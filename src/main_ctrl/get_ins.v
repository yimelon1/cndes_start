==> flow/design.v <==
`timescale 1ns/100ps
module get_ins (
	clk ,
	reset ,
	fifo_data_din	,
	fifo_strb_din	,
	fifo_last_din	,
	fifo_user_din	,
	fifo_empty_n_din	,
	fifo_read_dout		,	 
	ds_empty_n	,	 
	ds_read	,		 
	instr_code00	,
	instr_code01	,
	instr_code02	,
	instr_code03	,
	instr_code04	,
	instr_code05	,
	instr_code06	,
	instr_code07	,
	instr_code08	,
	instr_code09	,
	instr_code10	,
	instr_code11	,
	instr_code12	,
	instr_code13	,
	instr_code14	,
	mast_curr_state	,
	start_reg
);
	parameter TBITS = 64;
	parameter TBYTE = 8;
localparam INSTR_FNUM = 4'd15;	 
localparam MAST_FSM_BITS 	= 3;
localparam M_IDLE 	= 3'd0;
localparam LEFT 	= 3'd1;
localparam BASE 	= 3'd2;
localparam RIGHT 	= 3'd3;
localparam FSLD 	= 3'd7;	 
input	wire 				clk		;
input	wire 				reset	;
input	wire [TBITS-1: 0 ]	fifo_data_din		;
input	wire [TBYTE-1: 0 ]	fifo_strb_din		;
input	wire 				fifo_last_din		;
input	wire 				fifo_user_din		;
input	wire 				fifo_empty_n_din	;
output	reg 				fifo_read_dout		;
output wire	ds_empty_n	;		 
input wire	ds_read		;		 
output wire start_reg ;			 
output reg [ 64-1 : 0 ] instr_code00 ;	 
output reg [ 64-1 : 0 ] instr_code01 ;
output reg [ 64-1 : 0 ] instr_code02 ;
output reg [ 64-1 : 0 ] instr_code03 ;	 
output reg [ 64-1 : 0 ] instr_code04 ;							 
output reg [ 64-1 : 0 ] instr_code05 ;	 
output reg [ 64-1 : 0 ] instr_code06 ;							 
output reg [ 64-1 : 0 ] instr_code07 ;	 
output reg [ 64-1 : 0 ] instr_code08 ;	
output reg [ 64-1 : 0 ] instr_code09 ;	
output reg [ 64-1 : 0 ] instr_code10 ;	
output reg [ 64-1 : 0 ] instr_code11 ;	
output reg [ 64-1 : 0 ] instr_code12 ;	
output reg [ 64-1 : 0 ] instr_code13 ;	
output reg [ 64-1 : 0 ] instr_code14 ;	
input wire [MAST_FSM_BITS-1:0] mast_curr_state ;
localparam INST_HEAD = 64'hefef123abbeeff22 ;
localparam DATA_HEAD = 64'hefef6543dadaff11 ;
localparam IDLE = 3'd0 ;
localparam CH00 = 3'd1 ;
localparam CH01 = 3'd2 ;
localparam CHEK = 3'd3 ;
localparam INST = 3'd4 ;
localparam TAFL = 3'd5 ;
localparam DATA = 3'd6 ;
reg [ 3-1 : 0 ] current_state ;
reg [ 3-1 : 0 ] next_state ;
reg [3-1:0]tf_current_state ;
reg [3-1:0]tf_next_state ;
localparam TF_IDLE 	= 0;
localparam TF_TRAC 	= 1;
localparam TF_SET 	= 2;
localparam TF_FLUS 	= 3;
localparam TF_DONE 	= 4;
reg [TBITS-1: 0 ] ck_reg_0 ;
reg [TBITS-1: 0 ] ck_reg_1 ;
reg str_start ;
reg ins_read ;
reg instr_start ;
reg datald_start ;
reg instr_done	;
reg headins_done	;
reg [2:0] head_cnt ;
reg [3:0] ins_cnt ;
assign start_reg = str_start  ;
assign ds_empty_n = ( current_state == DATA) ? fifo_empty_n_din : 1'd0 ;
always @(*) begin
	case ( current_state )
		CH00 : fifo_read_dout = ins_read	;
		CH01 : fifo_read_dout = ins_read	;
		INST : fifo_read_dout = ins_read	;
		DATA : fifo_read_dout = ds_read	;		 
		default: fifo_read_dout = 1'd0	;
	endcase
end
always @(*) begin
	headins_done =  (current_state == CH00) ? (head_cnt == 'd2 ) ? 1'd1 : 1'd0  : 1'd0 ;
	instr_done = (ins_cnt == INSTR_FNUM ) ? 1'd1 : 1'd0 ;
end
always @(*) begin
	instr_start= (ck_reg_0 == INST_HEAD ) ? (ck_reg_1 == INST_HEAD ) ? 1'd1 : 1'd0   : 1'd0 ;
	datald_start= (ck_reg_0 == DATA_HEAD ) ? (ck_reg_1 == DATA_HEAD ) ? 1'd1 : 1'd0   : 1'd0 ;
end
always@( posedge clk )begin
	if( reset )begin
		current_state <= IDLE ;
	end
	else begin
		current_state <= next_state ;
	end
end
always@( * )begin
	case( current_state )
		IDLE : next_state = ( fifo_empty_n_din   ) ? CH00 : IDLE ;
		CH00 : next_state =	( headins_done ) ? CHEK : CH00 ;
		CHEK : next_state =  ( instr_start ) ? INST : 
								( datald_start ) ? DATA : CHEK;
		INST : next_state = (instr_done ) ? TAFL : INST ;
		TAFL : next_state = ( tf_current_state == TF_DONE ) ? IDLE : TAFL ;
		DATA : next_state = ( fifo_empty_n_din   ) ? (fifo_last_din ) ? IDLE : DATA  : DATA  ;
		default : next_state = IDLE ;
	endcase	
end		
always @(posedge clk ) begin
	if( reset )begin
		ins_read <= 1'd0 ;
	end
	else begin
		case(current_state)
			CH00 : ins_read <= ( fifo_empty_n_din   ) ?		(head_cnt <2) ? 1'd1 : 1'd0 	: 1'd0 ;
			INST : ins_read <= ( fifo_empty_n_din   ) ?		(ins_cnt < INSTR_FNUM) ? 1'd1 : 1'd0		: 1'd0 ;
			default : ins_read <= 1'd0 ;
		endcase
	end
end
always@( posedge clk )begin
	if( reset )begin
		head_cnt <= 'd0 ;
	end
	else begin
		if( current_state == CH00)begin
			if( head_cnt <2 )begin
				head_cnt <= head_cnt + 'd1 ;
			end
			else begin
				head_cnt <= 'd0 ;
			end
		end
		else begin
			head_cnt <= 'd0 ;
		end
	end
end	
always @(posedge clk ) begin
	if (reset) begin
		ck_reg_0 <= 64'd0 ;
		ck_reg_1 <= 64'd0 ;
	end
	else begin
		if( current_state == CH00 )begin
			if (fifo_empty_n_din && fifo_read_dout) begin
				ck_reg_0 <= ( head_cnt == 3'd1 )? fifo_data_din : ck_reg_0 ;
				ck_reg_1 <= ( head_cnt == 3'd2 )? fifo_data_din : ck_reg_1 ;
			end
			else begin
				ck_reg_0 <= ck_reg_0 ;
				ck_reg_1 <= ck_reg_1 ;
			end
		end
		else begin
			ck_reg_0 <= ck_reg_0 ;
			ck_reg_1 <= ck_reg_1 ;
		end
	end
end
always@( posedge clk )begin
	if( reset )begin
		ins_cnt <= 'd0 ;
	end
	else begin
		if( current_state == INST)begin
			if( ins_cnt < INSTR_FNUM )begin
				ins_cnt <= ins_cnt + 'd1 ;
			end
			else begin
				ins_cnt <= 'd0 ;
			end
		end
		else begin
			ins_cnt <= 'd0 ;
		end
	end
end	
always @(posedge clk ) begin
	if (reset) begin
		instr_code01 <= 64'd0;
		instr_code02 <= 64'd0;
		instr_code03 <= 64'd0;
		instr_code04 <= 64'd0;
		instr_code05 <= 64'd0;
		instr_code06 <= 64'd0;
		instr_code07 <= 64'd0;
		instr_code08 <= { 8'd7 , 16'd63 , 16'd36 ,24'd0};
		instr_code09 <= {8'd12 , 56'd0	};
		instr_code10 <= {8'd24 , 56'd0	};
		instr_code11 <= {8'd24 , 56'd0	};
		instr_code12 <= {16'd287 , 48'd0	};
		instr_code13 <= {16'd8 , 16'd63 , 32'd0 };
		instr_code14 <= {10'd127 ,10'd2	,10'd7 ,10'd7 ,10'd64 ,10'd8	,4'd0 };
	end
	else begin
		if( current_state == INST)begin
			if (fifo_empty_n_din && fifo_read_dout) begin
				instr_code01 <= ( ins_cnt == 4'd2 )? fifo_data_din : instr_code01 ;
				instr_code02 <= ( ins_cnt == 4'd3 )? fifo_data_din : instr_code02 ;
				instr_code03 <= ( ins_cnt == 4'd4 )? fifo_data_din : instr_code03 ;	
				instr_code04 <= ( ins_cnt == 4'd5 )? fifo_data_din : instr_code04 ;
				instr_code05 <= ( ins_cnt == 4'd6 )? fifo_data_din : instr_code05 ;
				instr_code06 <= ( ins_cnt == 4'd7 )? fifo_data_din : instr_code06 ;
				instr_code07 <= ( ins_cnt == 4'd8 )? fifo_data_din : instr_code07 ;
				instr_code08 <= ( ins_cnt == 4'd9 )? fifo_data_din :	instr_code08 ;
				instr_code09 <= ( ins_cnt == 4'd10 )? fifo_data_din :	instr_code09 ;
				instr_code10 <= ( ins_cnt == 4'd11 )? fifo_data_din :	instr_code10 ;
				instr_code11 <= ( ins_cnt == 4'd12 )? fifo_data_din :	instr_code11 ;
				instr_code12 <= ( ins_cnt == 4'd13 )? fifo_data_din :	instr_code12 ;
				instr_code13 <= ( ins_cnt == 4'd14 )? fifo_data_din :	instr_code13 ;
				instr_code14 <= ( ins_cnt == 4'd15 )? fifo_data_din :	instr_code14 ;
			end
			else begin
				instr_code01 <= instr_code01 ;
				instr_code02 <= instr_code02 ;
				instr_code03 <= instr_code03 ;
				instr_code04 <= instr_code04 ;
				instr_code05 <= instr_code05 ;
				instr_code06 <= instr_code06 ;
				instr_code07 <= instr_code07 ;
				instr_code08 <= instr_code08 ;
				instr_code09 <= instr_code09 ;
				instr_code10 <= instr_code10 ;
				instr_code11 <= instr_code11 ;
				instr_code12 <= instr_code12 ;
				instr_code13 <= instr_code13 ;
				instr_code14 <= instr_code14 ;
			end
		end
		else begin
			instr_code01 <= instr_code01 ;
			instr_code02 <= instr_code02 ;
			instr_code03 <= instr_code03 ;
			instr_code04 <= instr_code04 ;
			instr_code05 <= instr_code05 ;
			instr_code06 <= instr_code06 ;
			instr_code07 <= instr_code07 ;
			instr_code08 <= instr_code08 ;
			instr_code09 <= instr_code09 ;
			instr_code10 <= instr_code10 ;
			instr_code11 <= instr_code11 ;
			instr_code12 <= instr_code12 ;
			instr_code13 <= instr_code13 ;
			instr_code14 <= instr_code14 ;
		end
	end
end
always @(posedge clk ) begin
	if(reset)begin
		tf_current_state <= TF_IDLE ;
	end
	else begin
		tf_current_state <= tf_next_state ;
	end
end
always @(*) begin
	case (tf_current_state)
		TF_IDLE	:	tf_next_state = ( current_state == TAFL )? TF_TRAC : TF_IDLE ;
		TF_TRAC	:	tf_next_state = ( mast_curr_state == M_IDLE )? TF_SET : TF_TRAC ;
		TF_SET	:	tf_next_state = TF_FLUS ;
		TF_FLUS	:	tf_next_state = TF_DONE ;
		TF_DONE	:	tf_next_state = TF_IDLE ;
		default: tf_next_state = TF_IDLE ;
	endcase
end
always @(posedge clk ) begin
	if (reset) begin
		instr_code00 <= 64'd0;
	end
	else begin
		if( current_state == INST)begin
			if (fifo_empty_n_din && fifo_read_dout) begin
				instr_code00 <= ( ins_cnt == 4'd1 )? fifo_data_din : instr_code00 ;
			end
			else begin
				instr_code00 <= instr_code00 ;
			end
		end
		else if( current_state == TAFL )begin
			case (tf_current_state)
				TF_FLUS : instr_code00 <= 64'd0 ;
				default: instr_code00 <= instr_code00 ;
			endcase
		end
		else begin
			instr_code00 <= instr_code00 ;
		end
	end
end
always@(*)begin
	str_start = ( tf_current_state== TF_SET) ? instr_code00[ 63 -:1 ] : 1'd0 ;
end
endmodule
Step by step through the tools: get_ins. The steps from the RTL of get_ins to its reports follow in flow order. Lines are those of the file above, counted from 1. Cell names lack the library's common part. A cell with -- has no value.

Design top: get_ins. Clock: clk. Library: sky130hd. Corner: tt_025C_1v80.

Elaborated design. Yosys after proc, flatten, opt, wreduce and memory -nomap, before mapping. Memory bits, and registers merged into a memory's read port (data or address), are not among the register bits. Print and check cells are not counted. Equal cells are merged and count once.

The entry for register bits reads 1102. The entry for bits of input ports reads 81. Output and inout bits: 963. For cells after elaboration the number is 121.

$add $sub $neg: 2. Order comparisons: 2. Under eq/ne operators stands 33. Muxes and demuxes: 32. For bitwise gates (word level) the number is 4. The figure for reduce/logical cells is 26.

Operators with widths (count): two-way mux 64 bit (5); == test 64 bit (second input constant) (4); AND reduction 3 bit (16); == test 4 bit (second input constant) (8); parallel mux 3 bit (select 6 bit) (1); == test 4 x 3 -> 1 bit (second input constant) (4); two-way mux 1 bit (16); == test 3 x 2 -> 1 bit (second input constant) (5); two-way mux 3 bit (5); == test 3 bit (second input constant) (4); parallel mux 3 bit (select 4 bit) (1); == test 3 x 1 -> 1 bit (second input constant) (3); zero test 3 bit (3); OR reduction 3 bit (3); == test 4 x 2 -> 1 bit (second input constant) (2); NOT 1 bit (4); != test 2 bit (second input constant) (2); nonzero test 2 bit (2); adder 4 x 1 -> 4 bit (second input constant) (1); == test 4 x 1 -> 1 bit (second input constant) (1); less-than comparator 4 bit (second input constant) (1); AND reduction 4 bit (1); parallel mux 1 bit (select 2 bit) (2); two-way mux 2 bit (2); adder 3 x 1 -> 3 bit (second input constant) (1); less-than comparator 3 x 2 -> 1 bit (second input constant) (1); logical AND 1 bit (1).

Longest topological paths. Longest topological path by Yosys (ltp), each cell counted once; first at word level (registers and memories cut), then after technology mapping (sequential cells cut; the memories' decode and read muxes count).

For word-level depth the number is 6. For ABC_AREA the number is 0. Under depth in mapped cells stands 9. Depth with buffers taken out: 7.

Netlist. The flow's flattened synthesis, as Yosys stat reports it; memories are mapped. The netlist is that of the ABC_AREA named above (0 if unset); the other value can give another one.

Cell types: dfxtp_1 (count 1107, area in all 2.22E+04 um^2); nand2_1 (count 2059, area in all 7.73E+03 um^2); a21oi_1 (count 980, area in all 4.9E+03 um^2); clkbuf_1 (count 339, area in all 1272.47 um^2); buf_2 (count 122, area in all 610.586 um^2); a22oi_1 (count 66, area in all 495.475 um^2); nor2_1 (count 79, area in all 296.534 um^2); nand3_1 (count 53, area in all 265.254 um^2); nand4_1 (count 18, area in all 112.608 um^2); nand3_2 (count 10, area in all 100.096 um^2); buf_4 (count 13, area in all 97.594 um^2); ha_1 (count 7, area in all 87.584 um^2); and3_1 (count 12, area in all 75.072 um^2); nand4b_1 (count 7, area in all 61.309 um^2); and4b_1 (count 5, area in all 50.048 um^2); nor4b_2 (count 3, area in all 45.043 um^2); nor4b_1 (count 5, area in all 43.792 um^2); inv_1 (count 11, area in all 41.29 um^2).

Not listed: further types 32, cells in them 58.

The entry for cells in the netlist reads 4954. For cell area after synthesis the number is 0.0389361 mm^2. The figure for flip-flop cells is 1107.

Worst setup path after synthesis. Path of least setup slack by OpenSTA after synthesis, without wires, with an ideal clock, recovery checks aside; 20% of the period is set as input and as output delay. Where synthesis merged equal registers, the netlist keeps one of their names.

Path kind: register to register. From: register ins_cnt[0]. To: register instr_code00[3]. Period: 1.93 ns. Under launch time at the first pin stands 0.000 ns. The entry for arrival reads 1.654 ns. The entry for required time reads 1.802 ns. Under slack stands 0.148 ns. The entry for delay of the path reads 1.782 ns. The entry for stages on the path reads 9. The entry for synthesis period reached reads 1.782 ns.

"delay of the path" = arrival - input delay + setup time. "stages on the path" counts driving pins, that of a launching flip-flop among them; a cell with two outputs on the path counts twice. "synthesis period reached" = period - worst setup slack (recovery checks aside). The figure is calculated, with input and output delays left at 20% of the set period. Between the ends stands the longest chain of elaborated cells between them, by number of cells; it is not shown to be the way that was timed. Of several equally long chains one is given. A line is the first line of the expression or statement that the cell stems from. Yosys adds cells for indexed reads and writes and turns some case tables into memories. A register here has more assigning lines than the two given.

Cell sequence: dfxtp_1 ha_1 clkbuf_1 inv_1 nor4b_2 a31oi_2 clkbuf_1 a22oi_1 nor2_1. Under length of the longest elaborated chain stands 4. The entry for elaborated cells on any way between the ends reads 6. Under source lines of those cells stands 3. Classes of those cells: 2 x eq/ne; 3 x mux; 1 x reduce/logical.

Ends and longest elaborated chain, after synthesis: start: declaration (RTL line 94) `reg [3:0] ins_cnt ;`; start: assignment (RTL line 188) `ins_cnt <= 'd0 ;`; start: assignment (RTL line 193) `ins_cnt <= ins_cnt + 'd1 ;`; == test 4 x 1 -> 1 bit (RTL line 299) `instr_code00 <= ( ins_cnt == 4'd1 )? fifo_data_din : instr_code00 ;`; two-way mux 64 bit (RTL line 299); two-way mux 64 bit (RTL line 298) `if (fifo_empty_n_din && fifo_read_dout) begin`; two-way mux 64 bit (RTL line 297) `if( current_state == INST)begin`; end: assignment (RTL line 299); end: assignment (RTL line 302) `instr_code00 <= instr_code00 ;`; end: declaration (RTL line 51) `output reg [ 64-1 : 0 ] instr_code00 ;`.

Path in the finished layout. From the final timing report of job 1: the path of least setup slack in the routed layout; clock arrival at registers is part of the times.

Path kind: register to output. From: register instr_code00[63]. To: output start_reg. Period: 3.14 ns. Under external output delay stands 0.63 ns. Under launch time at the first pin stands 0.76 ns. The entry for arrival reads 2.13 ns. The entry for required time reads 2.51 ns. Under slack stands 0.38 ns. The entry for stages on the path reads 3.

Between the ends stands the longest chain of elaborated cells between them, by number of cells; it is not shown to be the way that was timed. Of several equally long chains one is given. A register here has more assigning lines than the two given.

Cell sequence: dfxtp_1 and2_1 clkdlybuf4s50_1. Under length of the longest elaborated chain stands 1. The entry for elaborated cells on any way between the ends reads 1. Under source lines of those cells stands 1. Classes of those cells: 1 x mux.

Ends and longest elaborated chain, after layout: start: declaration (RTL line 51) `output reg [ 64-1 : 0 ] instr_code00 ;`; start: assignment (RTL line 299) `instr_code00 <= ( ins_cnt == 4'd1 )? fifo_data_din : instr_code00 ;`; start: assignment (RTL line 302) `instr_code00 <= instr_code00 ;`; two-way mux 1 bit (RTL line 317) `str_start = ( tf_current_state== TF_SET) ? instr_code00[ 63 -:1 ] : 1'd0 ;`; end: declaration (RTL line 50) `output wire start_reg ;`.

Memo
Re: implementation data of get_ins

Module get_ins, platform sky130hd: 2 stored runs of the flow (Yosys, OpenROAD) with differing settings, in no particular order. Input and output delays are each 20% of the period that was set; the output load is 0.01 pF. "reached clock period": clock period set for the run, less the worst setup slack. It is reckoned from that one timing run; input and output delays stay at 20% of the period that was set. By "worst setup path time" is meant the share of the clock period that the worst setup path is allowed (20% is reserved at inputs, 20% at outputs), minus its slack. Clock arrival times at its registers enter into it. "power": no workload was simulated; the value follows from the tool's default switching activity.

Job 1 has these settings: period_ns 3.14; CORE_UTILIZATION 16; PLACE_DENSITY_LB_ADDON 0.23; CORE_MARGIN 10; TNS_END_PERCENT 100; CTS_CLUSTER_SIZE 44; CAP_MARGIN 0; MIN_ROUTING_LAYER met1; MAX_ROUTING_LAYER met5; SLEW_MARGIN 20. The summed negative setup slack reads 0.000 ns. The reached clock period stands at 2.763 ns. The measured power is 31,235 uW. The worst-case hold slack reads 0.222 ns. The standard-cell area of the final layout reads 0.0576778 mm^2. The post-layout utilization stands at 0.238. For the die size the run shows 0.263482 mm^2. The worst setup slack after layout stands at 0.377 ns. The measured worst setup path time is 2.13 ns. Class of the worst setup path: register to output. The netlist area reported by Yosys is 0.0389361 mm^2.

Job 2 has these settings: period_ns 3.07; CAP_MARGIN 20; CORE_MARGIN 2; CORE_UTILIZATION 40; SLEW_MARGIN 20. The summed negative setup slack reads 0.000 ns. The reached clock period stands at 2.662 ns. The measured power is 29,541 uW. The worst-case hold slack reads 0.291 ns. The standard-cell area of the final layout reads 0.0543058 mm^2. The post-layout utilization stands at 0.562. For the die size the run shows 0.0998528 mm^2. The worst setup slack after layout stands at 0.408 ns. The measured worst setup path time is 1.43 ns. Class of the worst setup path: input to output. The netlist area reported by Yosys is 0.0389361 mm^2.
