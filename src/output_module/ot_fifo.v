==> flow/design.v <==
module ot_fifo (
	clk			,
	reset		,
	valid_in 	,
	data_in		,
	empty_n		,
	read		,
	data_out	
);
localparam    
	DATA_BITS  = 64	,
    DEPTH_BITS = 4	;
localparam
    DEPTH = 1 << DEPTH_BITS;
reg                   empty		;
reg                   full		;
reg  [DEPTH_BITS-1:0] index		;
reg  [DATA_BITS-1:0]  mem[0:DEPTH-1];
input	wire 						clk			;
input	wire 						reset		;
input	wire 						valid_in 	;
input	wire 	[ DATA_BITS-1: 0 ]	data_in		;
output	wire 						empty_n		;
input	wire 						read		;
output	wire 	[ DATA_BITS-1: 0 ]	data_out	;
wire 						error		;	 
wire write ;
assign empty_n = ~empty		;
assign full_n  = ~full		;
assign data_out    = mem[index]	;
assign write = valid_in ;
assign error = ( full & valid_in ) ? 1'd1 : 1'd0 ;
always @(posedge clk ) begin
	if(reset)
		index <= { DEPTH_BITS{1'd1} };
	else if(	empty & write	)	 
		index <=  index + 1'd1	;
	else if(	~empty & write	)
		index <= ( read ) ?		index	:	index + 1'd1	;
	else if(	~empty & ~write )
		index <= ( read ) ?		index - 1'd1	:	index 	;
	else 
		index <= index ;	 
end
always @( posedge clk ) begin
	if (reset)
		empty <= 1'd1 ;
	else if ( empty & write  )  
        empty <= 1'b0;
    else if (~empty & ~write & read & (index==1'b0))
        empty <= 1'b1;
	else 
		empty <= empty ;
end
always @(posedge clk ) begin
    if (reset)
        full <= 1'b0;
    else if (full & read & ~write)
        full <= 1'b0;
    else if (~full & ~read & write & (index==DEPTH-2'd2))
        full <= 1'b1;
	else 
		full <= full;
end
always @(posedge clk ) begin
	mem[0] <= ( ~full & write ) ? data_in : mem[0] ;
end
genvar i;
generate
    for (i = 1; i < DEPTH; i = i + 1) begin : gen_fifo_reg
        always @(posedge clk) begin
            if (~full & write) mem[i] <= mem[i-1];
        end
    end
endgenerate
endmodule
## Tool chain data of ot_fifo

Tool output for the design above, in the order of the flow.
Line numbers count from 1 in the design file above.
Operators: Yosys type, input widths -> output width; for muxes data width and select width s.
Cell names lack the library's common part.
A cell with - has no value.

| design | value |
|---|---|
| top | ot_fifo |
| clock input | clk |
| standard-cell library | sky130hd |
| library corner | tt_025C_1v80 |

## Elaborated design

Source: Yosys, flattened and elaborated. Widths are those after wreduce. Registers that Yosys merges into a memory's read port (data or address) are not register bits. Print and check cells do not count. Equal cells are merged and count once.

| operators by class | value |
|---|---|
| equality and inequality tests | 16 |
| add/subtract/negate cells | 2 |
| bitwise gates (word level) | 15 |
| multiplexer cells | 8 |
| reduce/logical cells | 6 |

Operators with widths:

| kind | number |
|---|---|
| $pmux 64 s16 | 1 |
| $eq 4x4->1 const B | 8 |
| $mux 4 | 5 |
| $eq 4x3->1 const B | 4 |
| $and 1x1->1 | 11 |
| $eq 4x2->1 const B | 2 |
| $reduce_bool 3->1 | 2 |
| $not 1->1 | 4 |
| $add 4x1->4 const B | 1 |
| $sub 4x1->4 const B | 1 |
| $eq 4x1->1 const B | 1 |
| $logic_not 4->1 | 1 |
| $ne 3x2->1 const B | 1 |
| $reduce_and 3->1 | 1 |
| $reduce_bool 2->1 | 1 |
| $reduce_or 2->1 | 1 |
| $mux 1 | 2 |

| storage and ports | value |
|---|---|
| output and inout bits | 65 |
| bits in registers | 1030 |
| cells after elaboration | 66 |
| input port bits | 68 |

## Longest topological paths

Longest topological path by Yosys (ltp), each cell counted once; first at word level (registers and memories cut), then after technology mapping (sequential cells cut; the memories' decode and read muxes count).

| depth | value |
|---|---|
| depth in word-level cells | 6 |
| ABC_AREA | 0 |
| depth in mapped cells | 11 |
| depth with buffers taken out | 6 |

## After synthesis

The flow's flattened synthesis, as Yosys stat reports it; memories are mapped. The netlist is that of the ABC_AREA named above (0 if unset); the other value can give another one.
Totals and module areas in this step are rounded.

| mapped netlist | value |
|---|---|
| buffer cells | 176 |
| flip-flops | 1030 |
| cells in the netlist | 2282 |
| mapped area | 39000 um2 |
| area of sequential cells | 31000 um2 |

Cell types:

| cell | number | total area (um2) |
|---|---|---|
| edfxtp_1 | 1024 | 3.07E+04 |
| a22oi_1 | 174 | 1.31E+03 |
| mux2i_1 | 64 | 640.614 |
| a221oi_1 | 61 | 534.262 |
| mux2_2 | 46 | 517.997 |
| nand2_1 | 123 | 461.693 |
| a221o_1 | 45 | 450.432 |
| nand3_1 | 88 | 440.422 |
| clkbuf_1 | 106 | 397.882 |
| a22o_1 | 45 | 394.128 |
| o22ai_1 | 48 | 300.288 |
| a211oi_1 | 30 | 225.216 |
| a21oi_1 | 45 | 225.216 |
| a222oi_1 | 19 | 190.182 |
| o21ai_0 | 36 | 180.173 |
| nand3b_1 | 23 | 172.666 |
| a32o_1 | 17 | 170.163 |
| nor2_1 | 41 | 153.898 |

Not listed: further types 29, cells in them 247.

## Path before layout

OpenSTA on the mapped netlist: ideal clock, no wires. The path of least setup slack (recovery checks aside). Input and output delay are each 20% of the period. Register names are those of the netlist, which keeps one name where synthesis merged equal registers.

| path post-synthesis | value |
|---|---|
| kind | input port to flip-flop |
| from | input valid_in |
| to | register mem[0][0] |
| slack | 17.629 ns |
| data required time | 78.946 ns |
| stages on the path | 2 |
| clock period | 81.5 ns |
| time at the first pin | 16.300 ns |
| arrival time | 61.317 ns |
| path buffers | 1 |
| setup time | 2.554 ns |
| path delay | 47.571 ns |
| input delay | 16.300 ns |
| synthesis period reached | 63.871 ns |

"path delay" = arrival - input delay + setup time.
"stages on the path" counts driving pins, that of a launching flip-flop among them; a cell with two outputs on the path counts twice.
"synthesis period reached" is the clock period less the worst setup slack; recovery checks do not enter. This is arithmetic on one report: input and output delays are still those of the set period (20% each).
Between the ends stands the longest chain of elaborated cells between them, by number of cells; it is not shown to be the way that was timed. Of several equally long chains one is given.
Each line given opens the expression or statement behind the cell; cells for indexed reads and writes are added by Yosys, which also makes memories of some case tables.

| between the ends, post-synthesis | value |
|---|---|
| cells stage by stage | clkbuf_1 > nor2b_1 |
| cells in the longest elaborated chain | 1 |
| elaborated cells between the ends (all ways) | 1 |
| classes of those cells | 1 x logic |

RTL lines, path post-synthesis:

| item | line | source |
|---|---|---|
| from (decl) | 21 | `input wire valid_in ;` |
| $and 1x1->1 | 66 | `mem[0] <= ( ~full & write ) ? data_in : mem[0] ;` |
| to (assign) | 66 |  |
| to (decl) | 18 | `reg  [DATA_BITS-1:0]  mem[0:DEPTH-1];` |

## Timing after layout

From the final timing report of record 1: the path of least setup slack in the routed layout; clock arrival at registers is part of the times.

| path after layout | value |
|---|---|
| kind | flip-flop to output port |
| from | register index[0] |
| to | output data_out[51] |
| clock period | 71.7 ns |
| path buffers | 4 |
| external output delay | 14.34 ns |
| arrival time | 5.48 ns |
| time at the first pin | 0.68 ns |
| data required time | 57.36 ns |
| slack | 51.88 ns |
| stages on the path | 10 |

Between the ends stands the longest chain of elaborated cells between them, by number of cells; it is not shown to be the way that was timed. Of several equally long chains one is given.
At most two assigning lines are given for a register; there are more.

| between the ends, after layout | value |
|---|---|
| cells stage by stage | dfxtp_1 > ha_4 > buf_4 > buf_4 > buf_4 > a22o_1 > a22oi_1 > or2_2 > nand3_1 > clkdlybuf4s50_1 |
| cells in the longest elaborated chain | 2 |
| elaborated cells between the ends (all ways) | 17 |
| classes of those cells | 15 x eq/ne; 1 x mux; 1 x reduce/logical |

RTL lines, path after layout:

| item | line | source |
|---|---|---|
| from (decl) | 17 | `reg [DEPTH_BITS-1:0] index ;` |
| from (assign) | 37 | `index <= index + 1'd1 ;` |
| from (assign) | 39 | `index <= ( read ) ? index : index + 1'd1 ;` |
| $eq 4x4->1 | 30 | `assign data_out = mem[index] ;` |
| $pmux 64 s16 | 30 |  |
| to (decl) | 25 | `output wire [ DATA_BITS-1: 0 ] data_out ;` |

Measured results for ot_fifo: 2 stored runs of the Yosys and OpenROAD flow on sky130hd. The settings differ; the order carries no meaning. The constraints put input and output delay at 20% of the set period each and load the outputs with 0.01 pF.
By "reached clock period" is meant the clock period of the run minus its worst setup slack. This is arithmetic on one report: input and output delays are still those of the set period (20% each).
"allowed time less slack (worst setup path)" means the part of the period allowed to the worst setup path (the constraints hold back 20% at inputs and 20% at outputs) less its slack; where the path has registers, the arrival times of their clocks count too.
"power consumption": no workload was simulated; the value follows from the tool's default switching activity.
Results are given in rounded form.
A setting shown as n/a is not set for that run.

| run | period_ns | CORE_UTILIZATION | SETUP_SLACK_MARGIN | PLACE_DENSITY_LB_ADDON | CORE_MARGIN | CELL_PAD_IN_SITES_DETAIL_PLACEMENT | CTS_CLUSTER_SIZE | MIN_ROUTING_LAYER | MAX_ROUTING_LAYER | CAP_MARGIN | SLEW_MARGIN | ABC_AREA | GPL_TIMING_DRIVEN | allowed time less slack (worst setup path) (ns) | critical path kind | Yosys chip area after synthesis (um2) | reached clock period (ns) | worst hold slack after layout (ns) | setup slack of the worst path (ns) | die footprint (um2) | power consumption (mW) | std-cell area (final layout) (um2) | summed negative setup slack (ns) |
|---|---|---|---|---|---|---|---|---|---|---|---|---|---|---|---|---|---|---|---|---|---|---|---|
| record 1 | 71.7 | 55 | 1.96 | 0.23 | 2 | 1 | 14 | met2 | met4 | 20 | 20 | n/a | n/a | 5.48 | flip-flop to output port | 39000 | 19.821 | 0.45 | 52 | 73000 | 1.5 | 45000 | 0.000 |
| record 2 | 84.2 | 35 | -2.0 | 0.11 | 2 | n/a | n/a | n/a | n/a | 20 | 20 | 1 | 0 | 4.24 | flip-flop to output port | 42000 | 21.080 | 0.44 | 63 | 120000 | 1.3 | 50000 | 0.000 |
